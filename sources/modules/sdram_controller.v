==> flow/design.v <==
`timescale 1ns / 1ps
module sdram_controller(
    input        clk,        
    input        rst,        
    input        write,      
    input        sel,        
    input [31:0] in_data,    
    input [31:0] addr,       
    output reg [31:0] out_data,      
    output reg        ready,     
    input [31:0] read_data,  
    output reg       cs,             
    output reg       we,             
    output reg       ras,            
    output reg       cas,            
    output reg [1:0]  bank_select,   
    output reg [13:0] dram_addr,     
    output reg [31:0] write_data     
);
	reg [31:0] hold_in_data;    
	reg [31:0] hold_addr;       
	reg [3:0]  state;           
	localparam
	   IDLE          = 4'b0000,
       READ_ACT      = 4'b0001,
       READ_NOP0     = 4'b0010,
	   READ_CAS      = 4'b0011,
	   READ_NOP1     = 4'b0100,
	   READ_NOP2     = 4'b0101,
	   WRITE_ACT     = 4'b0110,
	   WRITE_NOP0    = 4'b0111,
	   WRITE_CAS     = 4'b1000,
	   WRITE_NOP1    = 4'b1001,
	   WRITE_NOP2    = 4'b1010;
	always @(posedge clk, posedge rst) begin
	   if(!rst) begin
	       case(state)
	           IDLE: begin
	               if(sel == 1'b1 && write == 1'b0) begin
	                   state <= READ_ACT;
	                   ready <= 1'b0;
	                   hold_addr <= addr;
	               end
	               else if(sel == 1'b1 && write == 1'b1) begin
	                   state <= WRITE_ACT;
	                   ready <= 1'b0;
	                   hold_in_data <= in_data;
	                   hold_addr <= addr;
	               end
	           end
	           READ_ACT: begin
	               state <= READ_NOP0;
	               cs <= 1'b0;
	               we <= 1'b1;
	               ras <= 1'b0;
	               cas <= 1'b1;
	               bank_select <= hold_addr[15:14];
	               dram_addr <= hold_addr[13:0];
	           end
	           READ_NOP0: begin
	               state <= READ_CAS;
	               cs <= 1'b0;
	               we <= 1'b1;
	               ras <= 1'b1;
	               cas <= 1'b1;
	           end
	           READ_CAS: begin
	               state <= READ_NOP1;
	               cs <= 1'b0;
	               we <= 1'b1;
	               ras <= 1'b1;
	               cas <= 1'b0;
	               bank_select <= hold_addr[15:14];
	               dram_addr <= {5'b0, hold_addr[24:16]};
	           end
	           READ_NOP1: begin
	               state <= READ_NOP2;
	               cs <= 1'b0;
	               we <= 1'b1;
	               ras <= 1'b1;
	               cas <= 1'b1;
	           end
	           READ_NOP2: begin
	               state <= IDLE;
	               cs <= 1'b1;
	               we <= 1'b1;
	               ras <= 1'b1;
	               cas <= 1'b1;
	               out_data <= read_data;
	               ready <= 1'b1;
	           end
	           WRITE_ACT: begin
	               state <= WRITE_NOP0;
	               cs <= 1'b0;
	               we <= 1'b1;
	               ras <= 1'b0;
	               cas <= 1'b1;
	               bank_select <= hold_addr[15:14];
	               dram_addr <= hold_addr[13:0];
	           end
	           WRITE_NOP0: begin
	               state <= WRITE_CAS;
	               cs <= 1'b0;
	               we <= 1'b1;
	               ras <= 1'b1;
	               cas <= 1'b1;
	           end
	           WRITE_CAS: begin
	               state <= WRITE_NOP1;
	               cs <= 1'b0;
	               we <= 1'b0;
	               ras <= 1'b1;
	               cas <= 1'b0;
	               bank_select <= hold_addr[15:14];
	               dram_addr <= {5'b0, hold_addr[24:16]};
	           end
	           WRITE_NOP1: begin
	               state <= WRITE_NOP2;
	               cs <= 1'b0;
	               we <= 1'b1;
	               ras <= 1'b1;
	               cas <= 1'b1;
	               write_data <= hold_in_data;
	           end
	           WRITE_NOP2: begin
	               state <= IDLE;
	               cs <= 1'b1;
	               we <= 1'b1;
	               ras <= 1'b1;
	               cas <= 1'b1;
	               ready <= 1'b1;
	           end
	           default: begin
	               state <= IDLE;
	               cs <= 1'b1;
	               we <= 1'b1;
	               ras <= 1'b1;
	               cas <= 1'b1;
	           end
	       endcase
	   end
	   else begin
	       state <= IDLE;
	       cs <= 1'b1;
	       we <= 1'b1;
	       ras <= 1'b1;
	       cas <= 1'b1;
	       bank_select <= 2'b0;
	       dram_addr <= 14'b0;
	       write_data <= 32'b0;
	       hold_in_data <= 32'b0;
	       hold_addr <= 32'b0;
	       out_data <= 32'b0;
	       ready <= 1'b0;
	   end
	end
endmodule
# Reports on sdram_controller
# What the tools print for sdram_controller, step after step.
# Line numbers count from 1 in the design file above.
# Operators: Yosys type, input widths -> output width; for muxes data width and select width s.
# The mark n/a stands for no value.
dict set report design {
  design {sdram_controller}
  clock {clk}
  library {sky130hd}
  lib_corner {tt_025C_1v80}
}

# Word-level counts
# Counts by Yosys on the flattened word-level netlist (proc, flatten, opt, wreduce; memories kept). Register bits leave out memories and registers merged into their read ports (data or address). Print and check cells are left out. Cells with the same type and inputs are merged into one.
dict set report bits {
  regBits 146
  out_inout_bits 85
}
dict set report op_classes {
  n_eq 11
  mux 13
  reduce_and_logical 14
  bitwise 2
}
# op count
set op_table {}
lappend op_table {{$mux 25} 2}
lappend op_table {{$pmux 4 s9} 1}
lappend op_table {{$pmux 14 s2} 1}
lappend op_table {{$eq 4x3->1 const B} 4}
lappend op_table {{$eq 4x4->1 const B} 3}
lappend op_table {{$pmux 1 s2} 5}
lappend op_table {{$eq 4x2->1 const B} 2}
lappend op_table {{$reduce_or 8->1} 1}
lappend op_table {{$mux 4} 2}
lappend op_table {{$reduce_bool 2->1} 3}
lappend op_table {{$reduce_or 2->1} 3}
lappend op_table {{$reduce_and 2->1} 2}
lappend op_table {{$eq 4x1->1 const B} 1}
lappend op_table {{$logic_not 4->1} 1}
lappend op_table {{$reduce_or 4->1} 1}
lappend op_table {{$ne 3x3->1 const B} 1}
lappend op_table {{$reduce_and 3->1} 1}
lappend op_table {{$logic_and 1x1->1} 2}
lappend op_table {{$not 1->1} 2}
lappend op_table {{$mux 1} 2}

# Longest topological paths
# Depth = most cells in a row (Yosys ltp): at word level without a register or memory, in the mapped netlist without a sequential cell, where the memories' decode and read muxes count.
dict set report depth {
  depth_word 4
  abc_area 0
  mapped_depth 4
}

# After synthesis
# Yosys stat after the flow's synthesis: flattened, memories mapped to cells. It holds for the ABC_AREA given above (unset counts as 0); a run with the other value may have another netlist.
# The area totals of this step are shown rounded.
# cell_type count area_total_um2
set types {}
lappend types {sky130_fd_sc_hd__dfrtp_1 148 3.7E+03}
lappend types {sky130_fd_sc_hd__mux2_2 94 1.06E+03}
lappend types {sky130_fd_sc_hd__mux2_4 29 435.418}
lappend types {sky130_fd_sc_hd__dfstp_2 5 131.376}
lappend types {sky130_fd_sc_hd__or3b_1 14 122.618}
lappend types {sky130_fd_sc_hd__o21ba_2 9 90.086}
lappend types {sky130_fd_sc_hd__o21ai_0 16 80.077}
lappend types {sky130_fd_sc_hd__buf_6 6 67.565}
lappend types {sky130_fd_sc_hd__a31oi_1 9 56.304}
lappend types {sky130_fd_sc_hd__buf_2 11 55.053}
lappend types {sky130_fd_sc_hd__a21oi_1 5 25.024}
lappend types {sky130_fd_sc_hd__nor4_4 1 21.27}
lappend types {sky130_fd_sc_hd__clkbuf_1 5 18.768}
lappend types {sky130_fd_sc_hd__nand2_1 4 15.014}
lappend types {sky130_fd_sc_hd__inv_1 3 11.261}
lappend types {sky130_fd_sc_hd__nand3_2 1 10.01}
lappend types {sky130_fd_sc_hd__o32a_1 1 10.01}
lappend types {sky130_fd_sc_hd__a31o_2 1 8.758}
# Not listed: further types 10, cells in them 11.
dict set report synth_totals {
  mapped_cells 373
  synth_area_um2 5990
  ff_cells 153
  seqArea_um2 3830
  n_buf 23
}

# Timing after synthesis
# OpenSTA on the mapped netlist: ideal clock, no wires. The path of least setup slack (recovery checks aside). Input and output delay are each 20% of the period. Register names are those of the netlist, which keeps one name where synthesis merged equal registers.
dict set report synth_timing {
  path_kind {reg-to-reg}
  startpoint {reg state}
  endpoint {reg hold_in_data[10]}
  clock_period_ns 1.25
  path_buffers 1
  delay_ns 1.281
  required_ns 1.125
  arrival_ns 1.156
  slack_ns -0.031
  path_stages 4
  synth_period_reached_ns 1.281
}
# "delay_ns" = arrival - input delay + setup time.
# "path_stages": output pins that drive a net of the path, with the launching flip-flop's if there is one; two outputs of one cell count as two.
# "synth_period_reached_ns" is the clock period less the worst setup slack; recovery checks do not enter. This is arithmetic on one report: input and output delays are still those of the set period (20% each).
# Where an end lacks its bit number, it is one bit of the signal, or one of the new flip-flops if synthesis recoded a state register.
# A register here has more assigning lines than the two given.
dict set report synth_via {
  cell_sequence {sky130_fd_sc_hd__dfstp_2 -> sky130_fd_sc_hd__nand3_2 -> sky130_fd_sc_hd__buf_6 -> sky130_fd_sc_hd__mux2_4}
}
# item line_no
set synth_rtl {}
lappend synth_rtl {{start, declared} 22} ;# reg [3:0] state;
lappend synth_rtl {{start, assigned} 40} ;# state <= READ_ACT;
lappend synth_rtl {{start, assigned} 45} ;# state <= WRITE_ACT;
lappend synth_rtl {{end, assigned} 47} ;# hold_in_data <= in_data;
lappend synth_rtl {{end, assigned} 151} ;# hold_in_data <= 32'b0;
lappend synth_rtl {{end, declared} 20} ;# reg [31:0] hold_in_data;
# No chain of elaborated cells between the ends is given.

# Worst path after layout
# Path of least setup slack in the final report of record 1 (OpenROAD, finished layout, wires in). Where an end is a register, its clock arrival counts in the times.
dict set report layout_timing {
  path_kind {reg-to-output}
  startpoint {reg we}
  endpoint {out we}
  slack_ns 0.04
  path_buffers 1
  required_ns 1.21
  arrival_ns 1.16
  clock_period_ns 1.51
  path_stages 2
}
# A register here has more assigning lines than the two given.
dict set report layout_via {
  cell_sequence {sky130_fd_sc_hd__dfstp_2 -> sky130_fd_sc_hd__clkdlybuf4s15_2}
  elab_chain_len 0
}
# item line_no
set layout_rtl {}
lappend layout_rtl {{start, declared} 13} ;# output reg       we,
lappend layout_rtl {{start, assigned} 54} ;# we <= 1'b1;
lappend layout_rtl {{start, assigned} 63} ;# we <= 1'b1;
lappend layout_rtl {{end, declared} 13}

; Below are 2 stored runs of the flow (Yosys, OpenROAD; platform sky130hd) on sdram_controller, each with its settings and what was measured, unordered. Constraints: input delay and output delay 20% of the set period each, output load 0.01 pF.
; "period_reached_ns": clock period set for the run, less the worst setup slack. It is reckoned from that one timing run; input and output delays stay at 20% of the period that was set.
; "worst_path_time_ns" = time allowed to the worst setup path (clock period - input delay - output delay, where it has them) - its slack; a late launch clock adds to it, a late capture clock takes from it.
; The results are shown rounded.

[record 1: settings]
period_ns = 1.51
CORE_UTILIZATION = 36
CAP_MARGIN = 20
CORE_MARGIN = 2
SLEW_MARGIN = 20
[record 1: results]
synth_chip_area_um2 = 5990
die_footprint_um2 = 17700
utilization_pct = 52.4
setup_worst_slack_ns = 0.044
final_setup_tns_ns = 0.000
period_reached_ns = 1.466
worst_path_time_ns = 1.16
critical_path_kind = reg-to-output

[record 2: settings]
period_ns = 1.41
CORE_UTILIZATION = 24
PLACE_DENSITY_LB_ADDON = 0.18
HOLD_SLACK_MARGIN = 0.0
CORE_ASPECT_RATIO = 1.44
GPL_TIMING_DRIVEN = 1
CTS_CLUSTER_DIAMETER = 212
MAX_ROUTING_LAYER = met4
CAP_MARGIN = 20
CORE_MARGIN = 2
SLEW_MARGIN = 20
[record 2: results]
synth_chip_area_um2 = 5990
die_footprint_um2 = 26200
utilization_pct = 36.3
setup_worst_slack_ns = 0.028
final_setup_tns_ns = 0.000
period_reached_ns = 1.382
worst_path_time_ns = 1.38
critical_path_kind = reg-to-reg
